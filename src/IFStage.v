==> flow/design.v <==
module Adder(in1, in2, c_in, c_out, sum);
parameter DATA_LEN = 32;
input [DATA_LEN - 1 : 0] in1, in2;
input c_in;
output [DATA_LEN - 1 : 0] sum;
output c_out;
wire [DATA_LEN : 0] sum_shadow, cin_tmp, in1_tmp, in2_tmp;
assign cin_tmp = {{(DATA_LEN){1'b0}}, c_in};
assign in1_tmp = {in1[31], in1};
assign in2_tmp = {in2[31], in2};
assign sum_shadow = in1_tmp + in2_tmp + cin_tmp;
assign sum = sum_shadow[DATA_LEN - 1 : 0];
assign c_out = sum_shadow[DATA_LEN];
endmodule
module IF(
    input jump,
    input branch,
    input and_out,
    input jr_select,
    input stall,
    input clk,
	input [25: 0] mem_addr_im,
    input [REG_LEN - 1: 0] rs_data,
    input [REG_LEN - 1: 0] adder_jump_addr_imm,
    output [REG_LEN - 1: 0] inst_addr,
    output [REG_LEN - 1: 0] adder_pc_out
);
parameter REG_LEN = 32;
wire [REG_LEN - 1: 0]
	mux_jump_addr_imm,
	pc_in,
    jmp_addr,
    mux_jr_in0;
wire [27:0] mem_addr_im_times_4;
assign mem_addr_im_times_4 = {mem_addr_im, 2'b0};
assign jmp_addr = { inst_addr[31:28] , mem_addr_im_times_4};
PC pcr(.in(pc_in), .out(inst_addr), .clk(clk), .stall(stall));
Adder adder_pc(
	.in1(inst_addr),
	.in2(32'd4),
	.c_in(1'b0),
	.c_out(),
	.sum(adder_pc_out)
);
MUX #( .INPUT_LEN(REG_LEN) )
 mux_shafal(
	.in0(adder_pc_out),
	.in1(adder_jump_addr_imm),
	.out(mux_jump_addr_imm),
	.select(and_out)
);
MUX #( .INPUT_LEN(REG_LEN) )
 mux_pc(
	.in1(jmp_addr),
	.in0(mux_jump_addr_imm),
	.out(mux_jr_in0),
	.select(jump)
);
MUX #( .INPUT_LEN(REG_LEN) )
	mux_jr(
		.in0(mux_jr_in0),
		.in1(rs_data),
		.out(pc_in),
		.select(jr_select)
	);
endmodule
module MUX(in1, in0,out, select);
parameter INPUT_LEN = 32;
input [INPUT_LEN - 1 : 0] in1, in0;
input select;
output [INPUT_LEN - 1 : 0] out;
assign out = select ? in1 : in0;
endmodule
module PC(in, out, clk, stall);
input [31:0] in;
input clk;
input stall;
output [31:0] out;
reg [31:0] out;
initial out = -4;
always @(posedge clk) begin
    if (!stall)
         out <= in;
end
endmodule
---- Tool chain data of IF ----
The steps from the RTL of IF to its reports follow in flow order.
Lines are those of the file above, counted from 1.
Cell names lack the library's common part.
Not given: --
set-up
  top module .............................. IF
  clock port .............................. clk
  cell library ............................ sky130hd
  corner .................................. tt_025C_1v80

---- Elaborated design ----
Counts by Yosys on the flattened word-level netlist (proc, flatten, opt, wreduce; memories kept). Register bits leave out memories and registers merged into their read ports (data or address). Print and check cells are left out. Cells with the same type and inputs are merged into one.
bit counts
  output and inout bits ................... 64
  flip-flop bits (word level) ............. 32
operators by class
  $add $sub $neg .......................... 1
  muxes and demuxes ....................... 3
  equality and inequality tests ........... 1
  bitwise logic cells ..................... 1
  reduce/logical cells .................... 1
operator list
  cell                                                              count
  32-bit two-way mux                                                3
  32-bit by 4-bit adder with 32-bit output (second input constant)  1
  2-bit by 1-bit != test with 1-bit output (second input constant)  1
  2-bit AND reduction                                               1
  1-bit inverter                                                    1

---- Longest topological paths ----
Yosys ltp: most cells in a row. Word level: on the elaborated netlist, between registers, memories and ports. Mapped: between sequential cells and ports; inverters and the memories' decode and read muxes count.
depth
  word-level depth ........................ 4
  ABC_AREA ................................ 1
  mapped depth ............................ 10
  depth with buffers taken out ............ 10

---- Mapped cells and area ----
The flow's flattened synthesis, as Yosys stat reports it; memories are mapped. The netlist is that of the ABC_AREA named above (0 if unset); the other value can give another one.
The area totals of this step are shown rounded.
cells by type
  type      count  area in all (um^2)
  edfxtp_1  32     960.922
  nand2_1   134    502.982
  nor2_1    61     228.97
  a221oi_1  17     148.893
  nand3_1   22     110.106
  inv_1     22     82.579
  a21oi_1   16     80.077
  xor2_1    7      61.309
  xnor2_1   6      52.55
  nor2_2    8      50.048
  nand3b_1  6      45.043
  nor2_4    4      45.043
  nand4_1   6      37.536
  xnor2_2   2      32.531
  xor2_2    2      32.531
  clkbuf_1  7      26.275
  and2_1    4      25.024
  o21ai_0   4      20.019
Other cell types: 10; their cells: 16.
synthesis totals
  flip-flop cells ......................... 32
  buffer cells ............................ 13
  chip area (Yosys) ....................... 0.002648 mm^2
  cell count .............................. 376

---- Path before layout ----
Path of least setup slack by OpenSTA after synthesis, without wires, with an ideal clock, recovery checks aside; 20% of the period is set as input and as output delay. Where synthesis merged equal registers, the netlist keeps one of their names.
timing after synthesis
  kind .................................... reg-to-output
  start point ............................. reg pcr.out[3]
  end point ............................... out adder_pc_out[24]
  external output delay ................... 0.436 ns
  period .................................. 2.18 ns
  arrival ................................. 1.398 ns
  path delay .............................. 1.398 ns
  buffers on the path ..................... 0
  path slack .............................. 0.346 ns
  stages .................................. 8
  period reached after synthesis .......... 1.834 ns
"path delay" is the arrival time less input delay plus setup time.
A path that ends at an output port has no setup time.
"stages" counts driving pins, that of a launching flip-flop among them; a cell with two outputs on the path counts twice.
"period reached after synthesis" is the clock period less the worst setup slack; recovery checks do not enter. This is arithmetic on one report: input and output delays are still those of the set period (20% each).
Between the ends stands the longest chain of elaborated cells between them, by number of cells; it is not shown to be the way that was timed. Of several equally long chains one is given.
Each line given opens the expression or statement behind the cell; cells for indexed reads and writes are added by Yosys, which also makes memories of some case tables.
between the ends, after synthesis
  path through ............................ edfxtp_1 > ha_1 > nand3_1 > nor2_2 > inv_1 > nor2_1 > nand2_1 > xnor2_1
  cells in the longest elaborated chain ... 1
ends and longest elaborated chain, after synthesis
  what                                      RTL line  RTL
  from (decl)                               78        output [31:0] out;
  from (assign)                             83        out <= in;
  32-bit by 4-bit adder with 32-bit output  11        assign sum_shadow = in1_tmp + in2_tmp + cin_tmp;
  to (decl)                                 26        output [REG_LEN - 1: 0] adder_pc_out

---- Worst path after layout ----
Path of least setup slack in the final report of job 1 (OpenROAD, finished layout, wires in). Where an end is a register, its clock arrival counts in the times.
timing post-layout
  kind .................................... reg-to-output
  start point ............................. reg pcr.out[7]
  end point ............................... out adder_pc_out[26]
  stages .................................. 11
  period .................................. 2.51 ns
  path slack .............................. 0.17 ns
  arrival ................................. 1.84 ns
  buffers on the path ..................... 4
  external output delay ................... 0.50 ns
Between the ends stands the longest chain of elaborated cells between them, by number of cells; it is not shown to be the way that was timed. Of several equally long chains one is given.
between the ends, post-layout
  path through ............................ edfxtp_1 > buf_6 > nand2_8 > nor2_4 > buf_6 > nand2_4 > nor2_4 > buf_12 > nand3_2 > and2_1 > buf_2
  cells in the longest elaborated chain ... 1
ends and longest elaborated chain, post-layout
  what                                      RTL line  RTL
  from (decl)                               78        output [31:0] out;
  from (assign)                             83        out <= in;
  32-bit by 4-bit adder with 32-bit output  11        assign sum_shadow = in1_tmp + in2_tmp + cin_tmp;
  to (decl)                                 26        output [REG_LEN - 1: 0] adder_pc_out

Data sheet: physical implementation of IF

Settings and measured results of 2 stored flow runs for module IF (sky130hd), not sorted in any way. The constraints put input and output delay at 20% of the set period each and load the outputs with 0.01 pF.
"clock period reached" means the clock period less the worst setup slack. The figure is calculated, with input and output delays left at 20% of the set period.
"critical path time" = time allowed to the worst setup path (clock period - input delay - output delay, where it has them) - its slack; a late launch clock adds to it, a late capture clock takes from it.
"power consumption" is the tool's figure for a default switching activity; nothing was simulated.
Measured values are rounded.

======== job 1 ========
==> flow/run.sh <==
#!/bin/bash
# the make line also repeats the synthesis and layout settings of config.mk as NAME=value (left out here)
make -C /OpenROAD-flow-scripts/flow DESIGN_CONFIG=/design/flow/config.mk WORK_HOME=/design/flow/orfs CLKGATE_MAP_FILE= finish
==> flow/config.mk <==
export PLATFORM = sky130hd
export DESIGN_NAME = IF
export DESIGN_NICKNAME = IF
export VERILOG_FILES = /design/flow/design.v
export SDC_FILE = /design/flow/constraint.sdc
export NUM_CORES = 4
export LEC_CHECK = 0
export ABC_AREA = 1
export CAP_MARGIN = 0
export CELL_PAD_IN_SITES_DETAIL_PLACEMENT = 1
export CELL_PAD_IN_SITES_GLOBAL_PLACEMENT = 3
export CORE_MARGIN = 2
export CORE_UTILIZATION = 20
export CTS_CLUSTER_SIZE = 60
export PLACE_DENSITY = 0.88
export SETUP_SLACK_MARGIN = 0.65
export SLEW_MARGIN = 10
==> flow/constraint.sdc <==
create_clock -name core_clock -period 2.51 [get_ports {clk}]
set_input_delay 0.5020 -clock core_clock [delete_from_list [all_inputs] [get_ports {clk}]]
set_output_delay 0.5020 -clock core_clock [all_outputs]
set_load 0.01 [all_outputs]

-------- measured, job 1 --------
  lowest setup slack ...................... 0.167 ns
  utilization of the finished layout ...... 0.463
  standard-cell area after routing ........ 0.006052 mm^2
  clock period reached .................... 2.343 ns
  final setup TNS ......................... 0.000 ns
  final worst hold slack .................. 0.745 ns
  critical path time ...................... 1.84 ns
  critical path kind ...................... reg-to-output
  power consumption ....................... 0.00215 W
  chip area after synthesis (Yosys) ....... 0.002648 mm^2
  overall die area ........................ 0.01417 mm^2

======== job 2 ========
==> flow/run.sh <==
#!/bin/bash
# the make line also repeats the synthesis and layout settings of config.mk as NAME=value (left out here)
make -C /OpenROAD-flow-scripts/flow DESIGN_CONFIG=/design/flow/config.mk WORK_HOME=/design/flow/orfs CLKGATE_MAP_FILE= finish
==> flow/config.mk <==
export PLATFORM = sky130hd
export DESIGN_NAME = IF
export DESIGN_NICKNAME = IF
export VERILOG_FILES = /design/flow/design.v
export SDC_FILE = /design/flow/constraint.sdc
export NUM_CORES = 4
export LEC_CHECK = 0
export CAP_MARGIN = 40
export CELL_PAD_IN_SITES_DETAIL_PLACEMENT = 1
export CELL_PAD_IN_SITES_GLOBAL_PLACEMENT = 2
export CORE_MARGIN = 2
export CORE_UTILIZATION = 15
export CTS_CLUSTER_SIZE = 62
export GPL_ROUTABILITY_DRIVEN = 1
export GPL_TIMING_DRIVEN = 0
export PLACE_DENSITY_LB_ADDON = 0.21
export SLEW_MARGIN = 20
==> flow/constraint.sdc <==
create_clock -name core_clock -period 1.84 [get_ports {clk}]
set_input_delay 0.3680 -clock core_clock [delete_from_list [all_inputs] [get_ports {clk}]]
set_output_delay 0.3680 -clock core_clock [all_outputs]
set_load 0.01 [all_outputs]

-------- measured, job 2 --------
  lowest setup slack ...................... -0.452 ns
  utilization of the finished layout ...... 0.34
  standard-cell area after routing ........ 0.005344 mm^2
  clock period reached .................... 2.292 ns
  final setup TNS ......................... -10.75 ns
  final worst hold slack .................. 0.627 ns
  critical path time ...................... 1.92 ns
  critical path kind ...................... reg-to-output
  power consumption ....................... 0.002804 W
  chip area after synthesis (Yosys) ....... 0.002389 mm^2
  overall die area ........................ 0.01695 mm^2
